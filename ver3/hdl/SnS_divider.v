==> flow/design.v <==
`timescale 1ns/10ps
module SnS_divider (
    input clk,
    input rst,
    input [2:0] cycle_cnt,
    input [6:0] divider,
    input [6:0] dividend,
    output [7:0] frac_val  
);
reg [7:0] remainder;
reg [7:0] qoutient;
wire [7:0] remainder_shift = (cycle_cnt == 3'd7) ? {dividend, 1'b0} : (remainder << 1);
wire       isGE            = (remainder_shift >= {1'b0, divider});
wire [7:0] remainder_next  = isGE ? (remainder_shift - {1'b0, divider})
                                  : remainder_shift;
wire [7:0] qoutient_next   = {qoutient[6:0], isGE};
assign frac_val = qoutient;
always @(posedge clk) begin
    if (rst) begin
        remainder  <= dividend;
        qoutient   <= 8'd0;    
    end else begin
        remainder  <= remainder_next; 
        qoutient   <= qoutient_next;
    end
end
endmodule
Reports on SnS_divider

Tool output for the design above, in the order of the flow.
Line numbers count from 1 in the design file above.
Cell names lack the library's common part.
Not given: -

Design top: SnS_divider
Clock: clk
Cell library: sky130hd
Library corner: tt_025C_1v80

Word level

Source: Yosys, flattened and elaborated, memories not mapped. Widths are those after wreduce; folded enables and synchronous resets count as part of the registers. Registers that Yosys merges into a memory's read port (data or address) are not register bits. Print and check cells do not count. Equal cells are merged and count once.

Reduce/logical cells: 0
Shifts and indexed selects: 0
Multiply operators: 0
Add/sub/neg operators: 1
Eq/ne operators: 1
Muxes and demuxes: 3
Divide/modulo/power cells: 0
$lt $le $gt $ge: 1
Bitwise gates (word level): 0

Operator list:

| cell                                | number |
| 2-to-1 mux 7 bit                    | 2 |
| >= comparator 8 x 7 -> 1 bit        | 1 |
| 2-to-1 mux 8 bit                    | 1 |
| subtractor 7 bit                    | 1 |
| equality test 3 bit with constant B | 1 |

Bits in writable memories: 0
Bits in registers: 15
Cells after elaboration: 8
Bits in read-only memories: 0
Input bits: 19
Output and inout bits: 8
Memories: 0
Clocked read ports x word width: 0
Bits in latches: 0

Depth

Longest topological path by Yosys (ltp), each cell counted once; first at word level (registers and memories cut), then after technology mapping (sequential cells cut; the memories' decode and read muxes count).

Depth in word-level cells: 5
ABC_AREA: 0
Mapped depth: 9
Depth with buffers taken out: 9

Netlist

Yosys stat after the flow's synthesis: flattened, memories mapped to cells. It holds for the ABC_AREA given above (unset counts as 0); a run with the other value may have another netlist.

Flip-flop cells: 15
Buffer cells: 2
Standard cells after synthesis: 104
Cell area after synthesis: 0.001006 mm^2
Sequential part of the area: 0.0003003 mm^2

Cell types:

| type      | number | total area (um^2) |
| dfxtp_1   | 15     | 300.288 |
| ha_1      | 7      | 87.584 |
| mux2_2    | 5      | 56.304 |
| nor2b_1   | 8      | 50.048 |
| inv_1     | 12     | 45.043 |
| a2111oi_4 | 1      | 27.526 |
| a31oi_1   | 4      | 25.024 |
| o21ai_0   | 5      | 25.024 |
| mux2i_4   | 1      | 22.522 |
| o21a_1    | 3      | 22.522 |
| o311a_4   | 1      | 21.27 |
| o31ai_4   | 1      | 21.27 |
| fa_1      | 1      | 20.019 |
| nand2_1   | 5      | 18.768 |
| nor2_1    | 5      | 18.768 |
| a2bb2oi_1 | 2      | 17.517 |
| nand3_4   | 1      | 17.517 |
| a21oi_4   | 1      | 16.266 |

Other cell types: 23; their cells: 26.

Worst setup path after synthesis

Source: OpenSTA report_checks on the synthesized netlist (no wires, ideal clock, input and output delay 20% of the period each), path of least setup slack; recovery checks are left aside. Register names are those of the netlist, which keeps one name where synthesis merged equal registers.

Path kind: input to register
Start point: input port cycle_cnt[2]
End point: register remainder[4]
Arrival time: 2223 ps
Input delay: 440 ps
Data required time: 2078 ps
Setup slack: -145 ps
Clock period: 2200 ps
Time at the first pin: 440 ps
Delay of the path: 1905 ps
Stages on the path: 8
Setup time: 122 ps
Path buffers: 0
Synthesis period reached: 2345 ps

"delay of the path" = arrival - input delay + setup time.
"stages on the path" counts driving pins, that of a launching flip-flop among them; a cell with two outputs on the path counts twice.
"synthesis period reached" is the clock period less the worst setup slack; recovery checks do not enter. This is arithmetic on one report: input and output delays are still those of the set period (20% each).
The rows between start and end are the longest chain of elaborated cells between them; the timing report does not say that the signal goes this way. Where chains are equally long, one stands for them.
A line is the first line of the expression or statement that the cell stems from. Yosys adds cells for indexed reads and writes and turns some case tables into memories.

Path through: nand3_4 > mux2_2 > ha_1 > o21ai_1 > a21oi_4 > o31ai_4 > a2111oi_4 > a311o_1
Cells in the longest elaborated chain: 5
Elaborated cells on any way between the ends: 6
Source lines of those cells: 4
Those cells by class: add/sub: 1; compare: 1; eq/ne: 1; mux: 3

RTL lines, path after synthesis:

| what                | RTL line | source |
| start, declared     | 5        | `input [2:0] cycle_cnt,` |
| equality test 3 bit | 12       | `wire [7:0] remainder_shift = (cycle_cnt == 3'd7) ? {dividend, 1'b0} : (remainder << 1);` |
| 2-to-1 mux 8 bit    | 12       |  |
| subtractor 7 bit    | 14       | `wire [7:0] remainder_next  = isGE ? (remainder_shift - {1'b0, divider})` |
| 2-to-1 mux 7 bit    | 14       |  |
| 2-to-1 mux 7 bit    | 19       | `if (rst) begin` |
| end, assigned       | 20       | `remainder  <= dividend;` |
| end, assigned       | 23       | `remainder  <= remainder_next;` |

Worst path after layout

Path of least setup slack in the final report of flow run B (OpenROAD, finished layout, wires in). Where an end is a register, its clock arrival counts in the times.
The path's times are printed in steps of 10 ps; the period is the one set.

Path kind: input to register
Start point: input port cycle_cnt[2]
End point: register remainder[4]
Data required time: 4420 ps
Stages on the path: 9
Path buffers: 1
Setup slack: 1040 ps
Time at the first pin: 860 ps
Clock period: 4290 ps
Input delay: 860 ps
Setup time: 110 ps
Arrival time: 3390 ps

The rows between start and end are the longest chain of elaborated cells between them; the timing report does not say that the signal goes this way. Where chains are equally long, one stands for them.

Path through: clkdlybuf4s50_1 > nand3_4 > mux2_2 > ha_1 > o21ai_1 > a21oi_4 > o31ai_4 > a2111oi_4 > a311o_1
Cells in the longest elaborated chain: 5
Elaborated cells on any way between the ends: 6
Source lines of those cells: 4
Those cells by class: add/sub: 1; compare: 1; eq/ne: 1; mux: 3

RTL lines, path after layout:

| what                | RTL line | source |
| start, declared     | 5        | `input [2:0] cycle_cnt,` |
| equality test 3 bit | 12       | `wire [7:0] remainder_shift = (cycle_cnt == 3'd7) ? {dividend, 1'b0} : (remainder << 1);` |
| 2-to-1 mux 8 bit    | 12       |  |
| subtractor 7 bit    | 14       | `wire [7:0] remainder_next  = isGE ? (remainder_shift - {1'b0, divider})` |
| 2-to-1 mux 7 bit    | 14       |  |
| 2-to-1 mux 7 bit    | 19       | `if (rst) begin` |
| end, assigned       | 20       | `remainder  <= dividend;` |
| end, assigned       | 23       | `remainder  <= remainder_next;` |

Data sheet: physical implementation of SnS_divider

Top module SnS_divider; platform sky130hd; tools Yosys and OpenROAD; 2 stored runs in no particular order. Input and output delays are each 20% of the period that was set; the output load is 0.01 pF.
"period achieved" = clock period - worst setup slack. The figure is calculated, with input and output delays left at 20% of the set period.
By "allowed time less slack (worst setup path)" is meant the share of the clock period that the worst setup path is allowed (20% is reserved at inputs, 20% at outputs), minus its slack. Clock arrival times at its registers enter into it.
By "power consumption" is meant OpenSTA's value without simulated activity: inputs other than the clock are taken to toggle once in ten clock periods, and the tool carries that through the logic.
"allowed time less slack (worst setup path)" is given in steps of 10 ps.

## Flow run A

==> flow/run.sh <==
#!/bin/bash
# the make line also repeats the synthesis and layout settings of config.mk as NAME=value (left out here)
make -C /OpenROAD-flow-scripts/flow DESIGN_CONFIG=/design/flow/config.mk WORK_HOME=/design/flow/orfs CLKGATE_MAP_FILE= finish
==> flow/config.mk <==
export PLATFORM = sky130hd
export DESIGN_NAME = SnS_divider
export DESIGN_NICKNAME = SnS_divider
export VERILOG_FILES = /design/flow/design.v
export SDC_FILE = /design/flow/constraint.sdc
export NUM_CORES = 4
export LEC_CHECK = 0
export ABC_AREA = 1
export CAP_MARGIN = 20
export CELL_PAD_IN_SITES_DETAIL_PLACEMENT = 2
export CELL_PAD_IN_SITES_GLOBAL_PLACEMENT = 3
export CORE_ASPECT_RATIO = 0.55
export CORE_MARGIN = 8
export CORE_UTILIZATION = 30
export PLACE_DENSITY_LB_ADDON = 0.24
export SETUP_SLACK_MARGIN = 0.15
export SLEW_MARGIN = 20
==> flow/constraint.sdc <==
create_clock -name core_clock -period 2.56 [get_ports {clk}]
set_input_delay 0.5120 -clock core_clock [delete_from_list [all_inputs] [get_ports {clk}]]
set_output_delay 0.5120 -clock core_clock [all_outputs]
set_load 0.01 [all_outputs]

Flow run A: did not finish, clock tree synthesis stopped with DPL-0033

## Flow run B

==> flow/run.sh <==
#!/bin/bash
# the make line also repeats the synthesis and layout settings of config.mk as NAME=value (left out here)
make -C /OpenROAD-flow-scripts/flow DESIGN_CONFIG=/design/flow/config.mk WORK_HOME=/design/flow/orfs CLKGATE_MAP_FILE= finish
==> flow/config.mk <==
export PLATFORM = sky130hd
export DESIGN_NAME = SnS_divider
export DESIGN_NICKNAME = SnS_divider
export VERILOG_FILES = /design/flow/design.v
export SDC_FILE = /design/flow/constraint.sdc
export NUM_CORES = 4
export LEC_CHECK = 0
export ABC_AREA = 0
export CAP_MARGIN = 20
export CELL_PAD_IN_SITES_DETAIL_PLACEMENT = 1
export CORE_MARGIN = 6
export CORE_UTILIZATION = 16
export CTS_CLUSTER_SIZE = 17
export PLACE_DENSITY_LB_ADDON = 0.09
export SETUP_SLACK_MARGIN = -0.1
export SLEW_MARGIN = 20
==> flow/constraint.sdc <==
create_clock -name core_clock -period 4.29 [get_ports {clk}]
set_input_delay 0.8580 -clock core_clock [delete_from_list [all_inputs] [get_ports {clk}]]
set_output_delay 0.8580 -clock core_clock [all_outputs]
set_load 0.01 [all_outputs]

| result of flow run B | value |
|---|---|
| setup slack of the critical path | 1039 ps |
| power consumption | 590.7 uW |
| utilization | 23.3 % |
| full die area | 0.0083339 mm^2 |
| period achieved | 3251 ps |
| std-cell area (final layout) | 0.0013976 mm^2 |
| mapped cell area after synthesis | 0.001006 mm^2 |
| post-route worst hold slack | 466 ps |
| allowed time less slack (worst setup path) | 2390 ps |
| worst setup path type | input to register |
| summed negative setup slack | 0 ps |
