==> flow/design.v <==
`timescale 1ns/10ps
module Cubic_engine (
    input clk,
    input rst,
    input  [23:0] X_in,   
    input   [7:0] P_in,   
    input   [2:0] cycle_cnt,
    output reg [7:0] out
);
reg signed [3:0] C_col0_ROM [0:3];  
reg signed [3:0] C_col1_ROM [0:3];  
reg signed [3:0] C_col2_ROM [0:3];  
reg signed [3:0] C_col3_ROM [0:3];  
reg       [7:0] X   [0:3], X_next  [0:3];  
reg       [7:0] P   [0:3], P_next  [0:3];  
reg signed [12:0] XC [0:3], XC_next [0:3];  
reg       [7:0] XCP, XCP_next;  
wire signed [11:0] XC0_prod0 = ($signed({1'b0, X[0]}) * C_col0_ROM[0]);
wire signed [11:0] XC0_prod1 = ($signed({1'b0, X[1]}) * C_col0_ROM[1]);
wire signed [11:0] XC0_prod2 = ($signed({1'b0, X[2]}) * C_col0_ROM[2]);
wire signed [11:0] XC0_prod3 = ($signed({1'b0, X[3]}) * C_col0_ROM[3]);
wire signed [11:0] XC1_prod0 = ($signed({1'b0, X[0]}) * C_col1_ROM[0]);
wire signed [11:0] XC1_prod1 = ($signed({1'b0, X[1]}) * C_col1_ROM[1]);
wire signed [11:0] XC1_prod2 = ($signed({1'b0, X[2]}) * C_col1_ROM[2]);
wire signed [11:0] XC1_prod3 = ($signed({1'b0, X[3]}) * C_col1_ROM[3]);
wire signed [11:0] XC2_prod0 = ($signed({1'b0, X[0]}) * C_col2_ROM[0]);
wire signed [11:0] XC2_prod1 = ($signed({1'b0, X[1]}) * C_col2_ROM[1]);
wire signed [11:0] XC2_prod2 = ($signed({1'b0, X[2]}) * C_col2_ROM[2]);
wire signed [11:0] XC2_prod3 = ($signed({1'b0, X[3]}) * C_col2_ROM[3]);
wire signed [11:0] XC3_prod0 = ($signed({1'b0, X[0]}) * C_col3_ROM[0]);
wire signed [11:0] XC3_prod1 = ($signed({1'b0, X[1]}) * C_col3_ROM[1]);
wire signed [11:0] XC3_prod2 = ($signed({1'b0, X[2]}) * C_col3_ROM[2]);
wire signed [11:0] XC3_prod3 = ($signed({1'b0, X[3]}) * C_col3_ROM[3]);
wire signed [13:0] XC_sum0 = XC0_prod0 + XC0_prod1 + XC0_prod2 + XC0_prod3;  
wire signed [13:0] XC_sum1 = XC1_prod0 + XC1_prod1 + XC1_prod2 + XC1_prod3;  
wire signed [13:0] XC_sum2 = XC2_prod0 + XC2_prod1 + XC2_prod2 + XC2_prod3;  
wire signed [13:0] XC_sum3 = XC3_prod0 + XC3_prod1 + XC3_prod2 + XC3_prod3;  
wire signed [12:0] XC_sum0_round_shift = (XC_sum0 + XC_sum0[0]) >>> 1;
wire signed [12:0] XC_sum1_round_shift = (XC_sum1 + XC_sum1[0]) >>> 1;
wire signed [12:0] XC_sum2_round_shift = (XC_sum2 + XC_sum2[0]) >>> 1;
wire signed [12:0] XC_sum3_round_shift = (XC_sum3 + XC_sum3[0]) >>> 1;
wire signed [18:0] XC0P0_prod = (XC[0] * $signed({1'b0, P[0]}));
wire signed [18:0] XC1P1_prod = (XC[1] * $signed({1'b0, P[1]}));
wire signed [18:0] XC2P2_prod = (XC[2] * $signed({1'b0, P[2]}));
wire signed [18:0] XC3P3_prod = (XC[3] * $signed({1'b0, P[3]}));
wire signed [20:0] XCP_sum = XC0P0_prod + XC1P1_prod + XC2P2_prod + XC3P3_prod;  
wire signed [12:0] XCP_sum_round_shift = (XCP_sum + XCP_sum[7]) >> 8;  
wire        [7:0]  XCP_sum_round_shift_clamp = (XCP_sum_round_shift <  13'sd0   ) ? 8'd0
                                             : (XCP_sum_round_shift >  13'sd255 ) ? 8'd255
                                             : XCP_sum_round_shift[7:0];
assign out = XCP;
always @* begin
    if (cycle_cnt == 3'd0) begin
        XCP_next = XCP_sum_round_shift_clamp;  
    end else begin
        XCP_next = XCP;  
    end
end
always @(*) begin
    X_next[0] = X[0]; X_next[1] = X[1]; X_next[2] = X[2]; X_next[3] = X[3];
    if (cycle_cnt == 3'd0) begin
        X[0] = X_in[ 7: 0];  
        X[1] = X_in[15: 8];  
        X[2] = X_in[23:16];  
    end else begin
    end
end
always @(*) begin
    P_next[0] = P[0]; P_next[1] = P[1]; P_next[2] = P[2]; P_next[3] = P[3];
    case (cycle_cnt)
        3'd0: begin
        end
        3'd1: begin  
            P_next[0] = P_in;
        end
        3'd2: begin  
            P_next[1] = P_in;
        end
        3'd3: begin  
            P_next[2] = P_in;
        end
        3'd4: begin  
            P_next[3] = P_in;
        end
        default: begin
            P_next[0] = 8'dx; P_next[1] = 8'dx; P_next[2] = 8'dx; P_next[3] = 8'dx;
        end
    endcase
end
always @(*) begin
    XC_next[0] = XC[0]; XC_next[1] = XC[1]; XC_next[2] = XC[2]; XC_next[3] = XC[3];
    case (cycle_cnt)
        3'd0: begin  
        end
        3'd1: begin  
            XC_next[0] = XC_sum0_round_shift;
        end
        3'd2: begin  
            XC_next[1] = XC_sum1_round_shift;
        end
        3'd3: begin  
            XC_next[2] = XC_sum2_round_shift;
        end
        3'd4: begin  
            XC_next[3] = XC_sum3_round_shift;
        end
        default: begin
            XC_next[0] = 13'dx; XC_next[1] = 13'dx; XC_next[2] = 13'dx; XC_next[3] = 13'dx;
        end
    endcase
end
always @(posedge clk) begin
    if (rst) begin
        X[0] <= 8'd0; X[1] <= 8'd0; X[2] <= 8'd0; X[3] <= 8'd255;
        P[0] <= 8'd0; P[1] <= 8'd0; P[2] <= 8'd0; P[3] <= 8'd0;
        XC[0] <= 13'd0; XC[1] <= 13'd0; XC[2] <= 13'd0; XC[3] <= 13'd0;
        XCP <= 8'd0;
    end else begin
        X[0] <= X_next[0]; X[1] <= X_next[1]; X[2] <= X_next[2]; X[3] <= X_next[3];
        P[0] <= P_next[0]; P[1] <= P_next[1]; P[2] <= P_next[2]; P[3] <= P_next[3];
        XC[0] <= XC_next[0]; XC[1] <= XC_next[1]; XC[2] <= XC_next[2]; XC[3] <= XC_next[3];
        XCP <= XCP_next;
    end
end
always @(posedge clk) begin
    if (rst) begin
        C_col0_ROM[0] <= 4'sb1111; C_col1_ROM[0] <= 4'sb0011; C_col2_ROM[0] <= 4'sb1101; C_col3_ROM[0] <= 4'sb0001;  
        C_col0_ROM[1] <= 4'sb0010; C_col1_ROM[1] <= 4'sb1011; C_col2_ROM[1] <= 4'sb0100; C_col3_ROM[1] <= 4'sb1111;  
        C_col0_ROM[2] <= 4'sb1111; C_col1_ROM[2] <= 4'sb0000; C_col2_ROM[2] <= 4'sb0001; C_col3_ROM[2] <= 4'sb0000;  
        C_col0_ROM[3] <= 4'sb0000; C_col1_ROM[3] <= 4'sb0010; C_col2_ROM[3] <= 4'sb0000; C_col3_ROM[3] <= 4'sb0000;  
    end else begin
    end
end
endmodule
== Tool chain data of Cubic_engine ==
What the tools print for Cubic_engine, step after step.
Line numbers count from 1 in the design file above.
The mark n/a stands for no value.

* Design top: Cubic_engine
* Clock: clk
* Library: sky130hd
* Corner: tt_025C_1v80

== Word-level counts ==
Yosys after proc, flatten, opt, wreduce and memory -nomap, before mapping. Print and check cells are not counted. Equal cells are merged and count once.

* $mul: 4
* Reductions and logical operators: 5
* Add/sub/neg operators: 4
* Eq/ne operators: 4
* $lt $le $gt $ge: 2
* Multiplexer cells: 10

{| class="wikitable"
|+ Operators with widths
! operator !! number
|-
| 13-bit by 9-bit multiplier with 19-bit output || 4
|-
| 13-bit two-way mux || 4
|-
| 8-bit two-way mux || 6
|-
| 20-bit by 19-bit adder with 21-bit output || 1
|-
| 21-bit by 1-bit adder with 21-bit output || 1
|-
| 21-bit by 19-bit adder with 21-bit output || 1
|-
| 19-bit by 19-bit adder with 20-bit output || 1
|-
| 4-bit OR reduction || 4
|-
| 13-bit by 1-bit < comparator with 1-bit output with constant B || 1
|-
| 13-bit by 9-bit greater-than comparator with 1-bit output with constant B || 1
|-
| 3-bit by 2-bit equality test with 1-bit output with constant B || 2
|-
| 3-bit by 1-bit equality test with 1-bit output with constant B || 1
|-
| 3-bit equality test with constant B || 1
|-
| 3-bit logical NOT || 1
|}

* Elaborated cells: 38
* Output and inout port bits: 8
* Input bits: 37
* Bits in registers: 92

== Longest topological paths ==
Depth = most cells in a row (Yosys ltp): at word level without a register or memory, in the mapped netlist without a sequential cell, where the memories' decode and read muxes count.

* Word-level depth: 8
* ABC_AREA: 0
* Depth in mapped cells: 21
* Gate-level depth less buffers: 19

== Synthesis result ==
The flow's flattened synthesis, as Yosys stat reports it; memories are mapped. The netlist is that of the ABC_AREA named above (0 if unset); the other value can give another one.
Totals and module areas in this step are rounded.

* Sequential part of the area: 340.3 µm²
* Mapped cells: 278
* Buffer cells: 7
* Synthesis area: 2420 µm²
* Flip-flop cells: 17

{| class="wikitable"
|+ Cell types
! cell !! number !! total area (µm²)
|-
| sky130_fd_sc_hd__ha_1 || 39 || 487.968
|-
| sky130_fd_sc_hd__dfxtp_1 || 17 || 340.326
|-
| sky130_fd_sc_hd__fa_1 || 14 || 280.269
|-
| sky130_fd_sc_hd__nand2_1 || 28 || 105.101
|-
| sky130_fd_sc_hd__a21oi_1 || 20 || 100.096
|-
| sky130_fd_sc_hd__xnor2_1 || 10 || 87.584
|-
| sky130_fd_sc_hd__and2_1 || 13 || 81.328
|-
| sky130_fd_sc_hd__xor2_1 || 9 || 78.826
|-
| sky130_fd_sc_hd__inv_1 || 19 || 71.318
|-
| sky130_fd_sc_hd__a21o_1 || 7 || 52.55
|-
| sky130_fd_sc_hd__nor2_1 || 14 || 52.55
|-
| sky130_fd_sc_hd__a211oi_1 || 6 || 45.043
|-
| sky130_fd_sc_hd__nor3_4 || 2 || 32.531
|-
| sky130_fd_sc_hd__a211oi_2 || 2 || 25.024
|-
| sky130_fd_sc_hd__nand2b_1 || 4 || 25.024
|-
| sky130_fd_sc_hd__nand3_1 || 5 || 25.024
|-
| sky130_fd_sc_hd__o21ai_0 || 5 || 25.024
|-
| sky130_fd_sc_hd__or2_2 || 4 || 25.024
|}

Other cell types: 39; their cells: 60.

== Path before layout ==
OpenSTA on the mapped netlist: ideal clock, no wires. The path of least setup slack (recovery checks aside). Input and output delay are each 20% of the period. Register names are those of the netlist, which keeps one name where synthesis merged equal registers.

* Path type: flip-flop to flip-flop
* From: register XC[1][6]
* To: register XCP[6]
* Arrival time: 4.745 ns
* Path slack: 1.552 ns
* Path delay: 4.848 ns
* Setup time: 0.103 ns
* Time at the first pin: 0.000 ns
* Driving pins on the path: 16
* Buffers on the path: 1
* Clock period: 6.4 ns
* Data required time: 6.297 ns
* Period reached after synthesis: 4.848 ns

"path delay" = arrival - input delay + setup time.
"driving pins on the path" counts driving pins, that of a launching flip-flop among them; a cell with two outputs on the path counts twice.
"period reached after synthesis" is the clock period less the worst setup slack; recovery checks do not enter. This is arithmetic on one report: input and output delays are still those of the set period (20% each).
Between the ends stands the longest chain of elaborated cells between them, by number of cells; it is not shown to be the way that was timed. Of several equally long chains one is given.
A line is the first line of the expression or statement that the cell stems from. Yosys adds cells for indexed reads and writes and turns some case tables into memories.

* Cells stage by stage: sky130_fd_sc_hd__dfxtp_1 sky130_fd_sc_hd__clkbuf_1 sky130_fd_sc_hd__and2_1 sky130_fd_sc_hd__fa_1 sky130_fd_sc_hd__fa_1 sky130_fd_sc_hd__ha_1 sky130_fd_sc_hd__fa_1 sky130_fd_sc_hd__inv_1 sky130_fd_sc_hd__fa_1 sky130_fd_sc_hd__xor2_1 sky130_fd_sc_hd__or4b_4 sky130_fd_sc_hd__nor3_4 sky130_fd_sc_hd__nand3_2 sky130_fd_sc_hd__nor4_4 sky130_fd_sc_hd__nor3_2 sky130_fd_sc_hd__a2111oi_2
* Cells in the longest elaborated chain: 8
* Elaborated cells between the ends (all ways): 9
* RTL lines with such cells: 5
* Classes of those cells: add/sub: 4; mul: 1; compare: 2; mux: 2

{| class="wikitable"
|+ RTL lines, path post-synthesis
! what !! line !! RTL
|-
| start, declared || 16 || <nowiki>reg signed [12:0] XC [0:3], XC_next [0:3];</nowiki>
|-
| start, assigned || 116 || <nowiki>XC[0] <= 13'd0; XC[1] <= 13'd0; XC[2] <= 13'd0; XC[3] <= 13'd0;</nowiki>
|-
| start, assigned || 121 || <nowiki>XC[0] <= XC_next[0]; XC[1] <= XC_next[1]; XC[2] <= XC_next[2]; XC[3] <= XC_next[3];</nowiki>
|-
| 13-bit by 9-bit multiplier with 19-bit output || 43 || <nowiki>wire signed [18:0] XC1P1_prod = (XC[1] * $signed({1'b0, P[1]}));</nowiki>
|-
| 19-bit by 19-bit adder with 20-bit output || 46 || <nowiki>wire signed [20:0] XCP_sum = XC0P0_prod + XC1P1_prod + XC2P2_prod + XC3P3_prod;</nowiki>
|-
| 20-bit by 19-bit adder with 21-bit output || 46 ||
|-
| 21-bit by 19-bit adder with 21-bit output || 46 ||
|-
| 21-bit by 1-bit adder with 21-bit output || 47 || <nowiki>wire signed [12:0] XCP_sum_round_shift = (XCP_sum + XCP_sum[7]) >> 8;</nowiki>
|-
| 13-bit by 9-bit greater-than comparator with 1-bit output || 49 || <nowiki>: (XCP_sum_round_shift >  13'sd255 ) ? 8'd255</nowiki>
|-
| 8-bit two-way mux || 49 ||
|-
| 8-bit two-way mux || 48 || <nowiki>wire        [7:0]  XCP_sum_round_shift_clamp = (XCP_sum_round_shift <  13'sd0   ) ? 8'd0</nowiki>
|-
| end, assigned || 117 || <nowiki>XCP <= 8'd0;</nowiki>
|-
| end, assigned || 122 || <nowiki>XCP <= XCP_next;</nowiki>
|-
| end, declared || 17 || <nowiki>reg       [7:0] XCP, XCP_next;</nowiki>
|}

== Worst path after layout ==
From the final timing report of run 1: the path of least setup slack in the routed layout; clock arrival at registers is part of the times.

* Path type: flip-flop to flip-flop
* From: register XC[1][6]
* To: register XCP[0]
* Arrival time: 4.82 ns
* Time at the first pin: 0.25 ns
* Clock period: 4.86 ns
* Path slack: 0.20 ns
* Setup time: 0.09 ns
* Driving pins on the path: 16
* Data required time: 5.02 ns
* Buffers on the path: 1

Between the ends stands the longest chain of elaborated cells between them, by number of cells; it is not shown to be the way that was timed. Of several equally long chains one is given.

* Cells stage by stage: sky130_fd_sc_hd__dfxtp_4 sky130_fd_sc_hd__and2_4 sky130_fd_sc_hd__fa_2 sky130_fd_sc_hd__fa_1 sky130_fd_sc_hd__ha_4 sky130_fd_sc_hd__fa_1 sky130_fd_sc_hd__inv_2 sky130_fd_sc_hd__fa_2 sky130_fd_sc_hd__or2b_1 sky130_fd_sc_hd__buf_6 sky130_fd_sc_hd__a21oi_4 sky130_fd_sc_hd__o32a_1 sky130_fd_sc_hd__nand2_2 sky130_fd_sc_hd__nor4_4 sky130_fd_sc_hd__a41oi_4 sky130_fd_sc_hd__a211oi_2
* Cells in the longest elaborated chain: 8
* Elaborated cells between the ends (all ways): 9
* RTL lines with such cells: 5
* Classes of those cells: add/sub: 4; mul: 1; compare: 2; mux: 2

{| class="wikitable"
|+ RTL lines, path after layout
! what !! line !! RTL
|-
| start, declared || 16 || <nowiki>reg signed [12:0] XC [0:3], XC_next [0:3];</nowiki>
|-
| start, assigned || 116 || <nowiki>XC[0] <= 13'd0; XC[1] <= 13'd0; XC[2] <= 13'd0; XC[3] <= 13'd0;</nowiki>
|-
| start, assigned || 121 || <nowiki>XC[0] <= XC_next[0]; XC[1] <= XC_next[1]; XC[2] <= XC_next[2]; XC[3] <= XC_next[3];</nowiki>
|-
| 13-bit by 9-bit multiplier with 19-bit output || 43 || <nowiki>wire signed [18:0] XC1P1_prod = (XC[1] * $signed({1'b0, P[1]}));</nowiki>
|-
| 19-bit by 19-bit adder with 20-bit output || 46 || <nowiki>wire signed [20:0] XCP_sum = XC0P0_prod + XC1P1_prod + XC2P2_prod + XC3P3_prod;</nowiki>
|-
| 20-bit by 19-bit adder with 21-bit output || 46 ||
|-
| 21-bit by 19-bit adder with 21-bit output || 46 ||
|-
| 21-bit by 1-bit adder with 21-bit output || 47 || <nowiki>wire signed [12:0] XCP_sum_round_shift = (XCP_sum + XCP_sum[7]) >> 8;</nowiki>
|-
| 13-bit by 9-bit greater-than comparator with 1-bit output || 49 || <nowiki>: (XCP_sum_round_shift >  13'sd255 ) ? 8'd255</nowiki>
|-
| 8-bit two-way mux || 49 ||
|-
| 8-bit two-way mux || 48 || <nowiki>wire        [7:0]  XCP_sum_round_shift_clamp = (XCP_sum_round_shift <  13'sd0   ) ? 8'd0</nowiki>
|-
| end, assigned || 117 || <nowiki>XCP <= 8'd0;</nowiki>
|-
| end, assigned || 122 || <nowiki>XCP <= XCP_next;</nowiki>
|-
| end, declared || 17 || <nowiki>reg       [7:0] XCP, XCP_next;</nowiki>
|}

Memo
Re: implementation data of Cubic_engine

Top module Cubic_engine; platform sky130hd; tools Yosys and OpenROAD; 2 stored runs in no particular order. Input and output delays are each 20% of the period that was set; the output load is 0.01 pF.
"achieved clock period" means the clock period less the worst setup slack. The figure is calculated, with input and output delays left at 20% of the set period.
"worst setup path time" means the part of the period allowed to the worst setup path (the constraints hold back 20% at inputs and 20% at outputs) less its slack; where the path has registers, the arrival times of their clocks count too.
"power" rests on the timing tool's default activity at the inputs, not on a simulated workload.
Measured values are rounded.

Run 1
==> flow/run.sh <==
#!/bin/bash
# the make line also repeats the synthesis and layout settings of config.mk as NAME=value (left out here)
make -C /OpenROAD-flow-scripts/flow DESIGN_CONFIG=/design/flow/config.mk WORK_HOME=/design/flow/orfs CLKGATE_MAP_FILE= finish
==> flow/config.mk <==
export PLATFORM = sky130hd
export DESIGN_NAME = Cubic_engine
export DESIGN_NICKNAME = Cubic_engine
export VERILOG_FILES = /design/flow/design.v
export SDC_FILE = /design/flow/constraint.sdc
export NUM_CORES = 4
export LEC_CHECK = 0
export CAP_MARGIN = 20
export CELL_PAD_IN_SITES_DETAIL_PLACEMENT = 2
export CORE_ASPECT_RATIO = 0.74
export CORE_MARGIN = 3
export CORE_UTILIZATION = 17
export CTS_CLUSTER_SIZE = 66
export GPL_TIMING_DRIVEN = 1
export HOLD_SLACK_MARGIN = 0.14
export PLACE_DENSITY_LB_ADDON = 0.22
export SETUP_SLACK_MARGIN = 0.7
export SLEW_MARGIN = 20
export TNS_END_PERCENT = 60
==> flow/constraint.sdc <==
create_clock -name core_clock -period 4.86 [get_ports {clk}]
set_input_delay 0.9720 -clock core_clock [delete_from_list [all_inputs] [get_ports {clk}]]
set_output_delay 0.9720 -clock core_clock [all_outputs]
set_load 0.01 [all_outputs]

==> results of run 1 <==
chip area after synthesis (Yosys): 2420 µm²
die area: 15720 µm²
standard-cell area of the final layout: 3561 µm²
utilization: 26.3%
worst setup slack after layout: 0.197 ns
total negative slack: 0.000 ns
worst hold slack: 0.457 ns
power: 651.9 uW
achieved clock period: 4.663 ns
worst setup path time: 4.66 ns
worst setup path kind: flip-flop to flip-flop

Run 2
==> flow/run.sh <==
#!/bin/bash
# the make line also repeats the synthesis and layout settings of config.mk as NAME=value (left out here)
make -C /OpenROAD-flow-scripts/flow DESIGN_CONFIG=/design/flow/config.mk WORK_HOME=/design/flow/orfs CLKGATE_MAP_FILE= finish
==> flow/config.mk <==
export PLATFORM = sky130hd
export DESIGN_NAME = Cubic_engine
export DESIGN_NICKNAME = Cubic_engine
export VERILOG_FILES = /design/flow/design.v
export SDC_FILE = /design/flow/constraint.sdc
export NUM_CORES = 4
export LEC_CHECK = 0
export ABC_AREA = 0
export CAP_MARGIN = 20
export CORE_ASPECT_RATIO = 0.89
export CORE_MARGIN = 2
export CORE_UTILIZATION = 19
export CTS_CLUSTER_SIZE = 14
export MAX_ROUTING_LAYER = met4
export MIN_ROUTING_LAYER = met2
export PLACE_DENSITY_LB_ADDON = 0.16
export SETUP_SLACK_MARGIN = 1.18
export SLEW_MARGIN = 20
==> flow/constraint.sdc <==
create_clock -name core_clock -period 7.07 [get_ports {clk}]
set_input_delay 1.4140 -clock core_clock [delete_from_list [all_inputs] [get_ports {clk}]]
set_output_delay 1.4140 -clock core_clock [all_outputs]
set_load 0.01 [all_outputs]

==> results of run 2 <==
chip area after synthesis (Yosys): 2420 µm²
die area: 13660 µm²
standard-cell area of the final layout: 2873 µm²
utilization: 23.3%
worst setup slack after layout: 1.661 ns
total negative slack: 0.000 ns
worst hold slack: 0.450 ns
power: 379.6 uW
achieved clock period: 5.409 ns
worst setup path time: 5.41 ns
worst setup path kind: flip-flop to flip-flop
